==> flow/design.v <==
module upcount (
	input clock, resetn, holdn,
	output [15:0] count
);
reg [15:0] val;
assign count = val;
always_ff @ (posedge clock or negedge resetn)
begin
	if (~resetn)
		val <= 16'h0000;
	else if (holdn)
		val <= val + 16'd1;
	else
		val <= val;
end
endmodule
From RTL to reports: upcount
The steps from the RTL of upcount to its reports follow in flow order.
Lines are those of the file above, counted from 1.
Library cell names are shortened.
Not given: --
- design top: upcount
- clock: clock
- library: sky130hd
- corner: tt_025C_1v80

After elaboration
Yosys after proc, flatten, opt, wreduce and memory -nomap, before mapping. Enables and synchronous resets that opt folds into registers are not counted as muxes. Memory bits, and registers merged into a memory's read port (data or address), are not among the register bits. Print and check cells are not counted. Equal cells are merged and count once.
- register bits after elaboration at 16
- bits of input ports at 3
- output and inout port bits: 16
- noted word-level cells: 2
- noted add/subtract/negate cells: 1
- operators by type and width (kind ; count):
    16-bit by 1-bit adder with 16-bit output (second input constant) ; 1

Logic depth
Yosys ltp: most cells in a row. Word level: on the elaborated netlist, between registers, memories and ports. Mapped: between sequential cells and ports; inverters and the memories' decode and read muxes count.
- depth after elaboration at 1
- noted ABC_AREA: 0
- gate-level depth with buffers at 5
- gate-level depth less buffers at 5

After synthesis
The flow's flattened synthesis, as Yosys stat reports it; memories are mapped. The netlist is that of the ABC_AREA named above (0 if unset); the other value can give another one.
Totals and module areas in this step are rounded.
- cells by type (type ; count ; area in all (µm²)):
    dfrtp_1 ; 16 ; 400.384
    xnor2_1 ; 9 ; 78.826
    xor2_1 ; 6 ; 52.55
    nand3_1 ; 5 ; 25.024
    nand4_4 ; 1 ; 21.27
    nor3_2 ; 2 ; 20.019
    nand2_1 ; 5 ; 18.768
    nand4_1 ; 3 ; 18.768
    ha_1 ; 1 ; 12.512
    mux2_1 ; 1 ; 11.261
    nor2_1 ; 3 ; 11.261
    and4_1 ; 1 ; 8.758
    and3_1 ; 1 ; 6.256
    nor4_1 ; 1 ; 6.256
    inv_1 ; 1 ; 3.754
- standard cells after synthesis: 56
- cell area after synthesis: 700 µm²
- sequential area: 400 µm²
- flip-flops: 16
- buffers at 0

Worst setup path after synthesis
Source: OpenSTA report_checks on the synthesized netlist (no wires, ideal clock, input and output delay 20% of the period each), path of least setup slack; recovery checks are left aside. Register names are those of the netlist, which keeps one name where synthesis merged equal registers.
- path type: register to register
- start point: register val[0]
- end point: register val[12]
- period at 1930 ps
- noted library setup time: 79 ps
- time at the first pin: 0 ps
- noted data arrival time: 1276 ps
- data required time at 1851 ps
- noted path slack: 575 ps
- path delay at 1355 ps
- stages at 6
- noted buffers on the path: 0
- synthesis period reached: 1355 ps
"path delay" = arrival - input delay + setup time.
"stages": output pins that drive a net of the path, with the launching flip-flop's if there is one; two outputs of one cell count as two.
"synthesis period reached" = period - worst setup slack (recovery checks aside). The figure is calculated, with input and output delays left at 20% of the set period.
Between the ends stands the longest chain of elaborated cells between them, by number of cells; it is not shown to be the way that was timed. Of several equally long chains one is given.
Each line given opens the expression or statement behind the cell; cells for indexed reads and writes are added by Yosys, which also makes memories of some case tables.
A register here has more assigning lines than the two given.
- cell sequence: dfrtp_1 -> ha_1 -> nand2_1 -> nor3_2 -> and4_1 -> xor2_1
- noted cells in the longest elaborated chain: 1
- noted elaborated cells between the ends (all ways): 1
- noted source lines of those cells: 1
- those cells by class: 1 x add/sub
- ends and longest elaborated chain, after synthesis (what ; RTL line ; text):
    start: declaration ; 5 ; reg [15:0] val;
    start: assignment ; 12 ; val <= val + 16'd1;
    start: assignment ; 14 ; val <= val;
    16-bit by 1-bit adder with 16-bit output ; 12 ;
    end: assignment ; 12 ;
    end: assignment ; 14 ;
    end: declaration ; 5 ;

## Implementation results

2 stored runs of upcount in the flow (synthesis by Yosys, layout by OpenROAD, sky130hd cells), in arbitrary order. Constraints: input delay and output delay 20% of the set period each, output load 0.01 pF.

Run A
Settings were period_ns = 2.14; CORE_UTILIZATION = 64; SETUP_SLACK_MARGIN = 0.18; PLACE_DENSITY_LB_ADDON = 0.22; CORE_ASPECT_RATIO = 0.83; GPL_TIMING_DRIVEN = 0; GPL_ROUTABILITY_DRIVEN = 1; CTS_CLUSTER_SIZE = 13; CAP_MARGIN = 20; MAX_ROUTING_LAYER = met5; CORE_MARGIN = 2; SLEW_MARGIN = 20
- not finished: floorplanning ended with error PDN-0185

Run B
Settings were period_ns = 1.62; CORE_UTILIZATION = 44; PLACE_DENSITY = 0.65; CORE_ASPECT_RATIO = 0.56; TNS_END_PERCENT = 55; CTS_CLUSTER_SIZE = 25; CAP_MARGIN = 0; CORE_MARGIN = 2; SLEW_MARGIN = 20
- not finished: floorplanning ended with error PDN-0185
